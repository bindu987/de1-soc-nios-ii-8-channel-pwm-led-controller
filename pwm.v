==> flow/design.v <==
module pwm (
    input  wire        clk,
    input  wire        reset,        
    input  wire [4:0]  address,      
    input  wire        write,
    input  wire        chipselect,
    input  wire [31:0] writedata,
    output wire [31:0] readdata,
    output wire [7:0]  pwm_out
);
    reg [31:0] div  [7:0];     
    reg [31:0] duty [7:0];     
    reg [31:0] readdata_reg;
    assign readdata = readdata_reg;
    reg [31:0] counter;
    reg [7:0] pwm_out_reg;
    assign pwm_out = ~pwm_out_reg;   
    integer i;
    always @(posedge clk or posedge reset) begin
        if (reset) begin
            for (i = 0; i < 8; i = i + 1) begin
                div[i]  <= 32'd100;
                duty[i] <= 32'd50;
            end
        end
        else if (chipselect && write) begin
            if (address[0] == 1'b0)
                div[address[4:1]]  <= writedata;
            else
                duty[address[4:1]] <= writedata;
        end
    end
    always @(posedge clk) begin
        if (address[4:1] < 8) begin
            if (address[0] == 1'b0)
                readdata_reg <= div[address[4:1]];
            else
                readdata_reg <= duty[address[4:1]];
        end
        else begin
            readdata_reg <= 32'd0;
        end
    end
    always @(posedge clk or posedge reset) begin
        if (reset) begin
            counter <= 0;
        end
        else if (counter >= div[0]) begin
            counter <= 0;
        end
        else begin
            counter <= counter + 1;
        end
    end
    always @(posedge clk or posedge reset) begin
        if (reset) begin
            pwm_out_reg <= 8'b0;
        end
        else begin
            for (i = 0; i < 8; i = i + 1) begin
                pwm_out_reg[i] <= (counter < duty[i]) ? 1'b1 : 1'b0;
            end
        end
    end
endmodule
## Step by step through the tools: pwm

The steps from the RTL of pwm to its reports follow in flow order.
Line numbers count from 1 in the design file above.
Operators carry their Yosys type and port widths (W data, S select, Z words).
Library cell names are shortened.
A cell with -- has no value.

- Top module: pwm
- Clock: clk
- Standard-cell library: sky130hd
- Corner: tt_025C_1v80

## Word level

Yosys after proc, flatten, opt, wreduce and memory -nomap, before mapping. Enables and synchronous resets that opt folds into registers are not counted as muxes. Print and check cells are not counted. Equal cells are merged and count once.

- Register bits: 584
- Input port bits: 41
- Output and inout port bits: 40
- Elaborated cells: 69

- Add/sub/neg operators: 1
- Magnitude comparators: 10
- Equal/unequal tests: 7
- Multiplexer cells: 12
- Bitwise operators: 2
- Reductions and logical operators: 18

Operators with widths:

| operator | number |
|---|---|
| $pmux W32 S8 | 2 |
| $lt A32 B32 Y1 | 8 |
| $mux W32 | 2 |
| $reduce_and A3 Y1 | 16 |
| $add A32 B1 Y32 const B | 1 |
| $ge A32 B32 Y1 | 1 |
| $eq A3 B3 Y1 const B | 4 |
| $not A8 Y8 | 1 |
| $mux W1 | 8 |
| $eq A3 B2 Y1 const B | 2 |
| $lt A4 B4 Y1 const B | 1 |
| $eq A3 B1 Y1 const B | 1 |
| $logic_not A3 Y1 | 1 |
| $logic_and A1 B1 Y1 | 1 |
| $not A1 Y1 | 1 |

## Logic depth

Depth = most cells in a row (Yosys ltp): at word level without a register or memory, in the mapped netlist without a sequential cell, where the memories' decode and read muxes count.

- Word-level depth: 3
- ABC_AREA: 0
- Gate-level depth with buffers: 10
- Mapped depth without buffers: 8

## After synthesis

The flow's flattened synthesis, as Yosys stat reports it; memories are mapped. The netlist is that of the ABC_AREA named above (0 if unset); the other value can give another one.
The area totals of this step are shown rounded.

Cells by type:

| cell type | number | total area (um^2) |
|---|---|---|
| dfrtp_1 | 504 | 1.26E+04 |
| ha_1 | 281 | 3.52E+03 |
| mux2_2 | 266 | 3E+03 |
| mux4_2 | 73 | 1.64E+03 |
| o21ai_0 | 287 | 1.44E+03 |
| dfstp_2 | 48 | 1261.21 |
| inv_1 | 296 | 1.11E+03 |
| nand2_1 | 292 | 1.1E+03 |
| a21oi_1 | 136 | 680.653 |
| dfxtp_1 | 32 | 640.614 |
| a21o_1 | 69 | 517.997 |
| mux2_4 | 30 | 450.432 |
| nand4_1 | 65 | 406.64 |
| a221oi_1 | 45 | 394.128 |
| nor2_1 | 104 | 390.374 |
| clkbuf_1 | 95 | 356.592 |
| buf_2 | 64 | 320.307 |
| nand3_1 | 41 | 205.197 |

Other cell types: 46; their cells: 276.

- Mapped cells: 3004
- Synthesis area: 32300 um^2
- Area of sequential cells: 14500 um^2
- Flip-flop cells: 584
- Buffer cells: 178

## Timing after synthesis

Source: OpenSTA report_checks on the synthesized netlist (no wires, ideal clock, input and output delay 20% of the period each), path of least setup slack; recovery checks are left aside. Register names are those of the netlist, which keeps one name where synthesis merged equal registers.

- Path kind: input -> register
- From: in address[2]
- To: reg readdata_reg[13]
- Period: 3740 ps
- External input delay: 748 ps
- Library setup time: 128 ps
- Time at the first pin: 748 ps
- Arrival: 2174 ps
- Required time: 3612 ps
- Setup slack: 1438 ps
- Path delay: 1554 ps
- Driving pins on the path: 5
- Buffers on the path: 2
- Synthesis period reached: 2302 ps

"path delay" is the arrival time less input delay plus setup time.
"driving pins on the path": output pins that drive a net of the path, with the launching flip-flop's if there is one; two outputs of one cell count as two.
"synthesis period reached" is the clock period less the worst setup slack; recovery checks do not enter. This is arithmetic on one report: input and output delays are still those of the set period (20% each).
Between the ends stands the longest chain of elaborated cells between them, by number of cells; it is not shown to be the way that was timed. Of several equally long chains one is given.
A line is the first line of the expression or statement that the cell stems from. Yosys adds cells for indexed reads and writes and turns some case tables into memories.
A register here has more assigning lines than the two given.

- Cell sequence: buf_2 > buf_4 > mux4_2 > mux4_2 > nor2b_1
- Cells in the longest elaborated chain: 3
- Elaborated cells between the ends (all ways): 12
- Those cells by class: compare: 1; eq/ne: 7; mux: 3; reduce/logical: 1

Ends and longest elaborated chain, after synthesis:

| element | line | source |
|---|---|---|
| start, declared | 4 | `input  wire [4:0]  address,` |
| $eq A3 B3 Y1 | 36 | `readdata_reg <= div[address[4:1]];` |
| $pmux W32 S8 | 36 |  |
| $mux W32 | 35 | `if (address[0] == 1'b0)` |
| end, assigned | 36 |  |
| end, assigned | 38 | `readdata_reg <= duty[address[4:1]];` |
| end, declared | 13 | `reg [31:0] readdata_reg;` |

## Worst path after layout

From the final timing report of record 1: the path of least setup slack in the routed layout; clock arrival at registers is part of the times.
The report prints the path's times to 10 ps; the period is as set.

- Path kind: register -> register
- From: reg counter[6]
- To: reg pwm_out_reg[0]
- Period: 3040 ps
- Library setup time: 70 ps
- Time at the first pin: 760 ps
- Arrival: 3890 ps
- Required time: 3640 ps
- Setup slack: -240 ps
- Driving pins on the path: 9
- Buffers on the path: 1

Between the ends stands the longest chain of elaborated cells between them, by number of cells; it is not shown to be the way that was timed. Of several equally long chains one is given.
A register here has more assigning lines than the two given.

- Cell sequence: dfrtp_2 > buf_4 > ha_1 > a41o_1 > a221oi_4 > o31ai_4 > a211oi_4 > o31ai_4 > a21oi_2
- Cells in the longest elaborated chain: 2
- Elaborated cells between the ends (all ways): 2
- Source lines of those cells: 1
- Those cells by class: compare: 1; mux: 1

Ends and longest elaborated chain, after layout:

| element | line | source |
|---|---|---|
| start, declared | 15 | `reg [31:0] counter;` |
| start, assigned | 46 | `counter <= 0;` |
| start, assigned | 52 | `counter <= counter + 1;` |
| $lt A32 B32 Y1 | 61 | `pwm_out_reg[i] <= (counter < duty[i]) ? 1'b1 : 1'b0;` |
| $mux W1 | 61 |  |
| end, assigned | 57 | `pwm_out_reg <= 8'b0;` |
| end, assigned | 61 |  |
| end, declared | 16 | `reg [7:0] pwm_out_reg;` |

Measured results for pwm: 2 stored runs of the Yosys and OpenROAD flow on sky130hd. The settings differ; the order carries no meaning. The constraints put input and output delay at 20% of the set period each and load the outputs with 0.01 pF.
"achieved period": clock period set for the run, less the worst setup slack. It is reckoned from that one timing run; input and output delays stay at 20% of the period that was set.
By "time of the worst setup path" is meant the share of the clock period that the worst setup path is allowed (20% is reserved at inputs, 20% at outputs), minus its slack. Clock arrival times at its registers enter into it.
By "total power after layout" is meant OpenSTA's value without simulated activity: inputs other than the clock are taken to toggle once in ten clock periods, and the tool carries that through the logic.
"time of the worst setup path" is known to 10 ps.
Results are given in rounded form.

### Record 1

Settings: `period_ns=3.04`, `CORE_UTILIZATION=21`, `PLACE_DENSITY_LB_ADDON=0.27`, `CELL_PAD_IN_SITES_GLOBAL_PLACEMENT=3`, `CELL_PAD_IN_SITES_DETAIL_PLACEMENT=2`, `GPL_TIMING_DRIVEN=0`, `CTS_CLUSTER_SIZE=90`, `CTS_CLUSTER_DIAMETER=260`, `MIN_ROUTING_LAYER=met2`, `MAX_ROUTING_LAYER=met4`, `CAP_MARGIN=20`, `CORE_MARGIN=2`, `SLEW_MARGIN=20`

- Mapped cell area after synthesis: 32300 um^2
- Die outline area: 157000 um^2
- Standard-cell area after routing: 37700 um^2
- Final utilization: 0.248
- Worst setup slack after layout: -241 ps
- Total negative setup slack: -763 ps
- Total power after layout: 19700 µW
- Achieved period: 3281 ps
- Time of the worst setup path: 3280 ps
- Kind of the worst setup path: register -> register

### Record 2

Settings: `period_ns=1.35`, `CORE_UTILIZATION=48`, `PLACE_DENSITY=0.37`, `CELL_PAD_IN_SITES_DETAIL_PLACEMENT=2`, `CTS_CLUSTER_DIAMETER=203`, `SLEW_MARGIN=10`, `CAP_MARGIN=20`, `CORE_MARGIN=2`

Did not finish, placement stopped with DPL-0033.
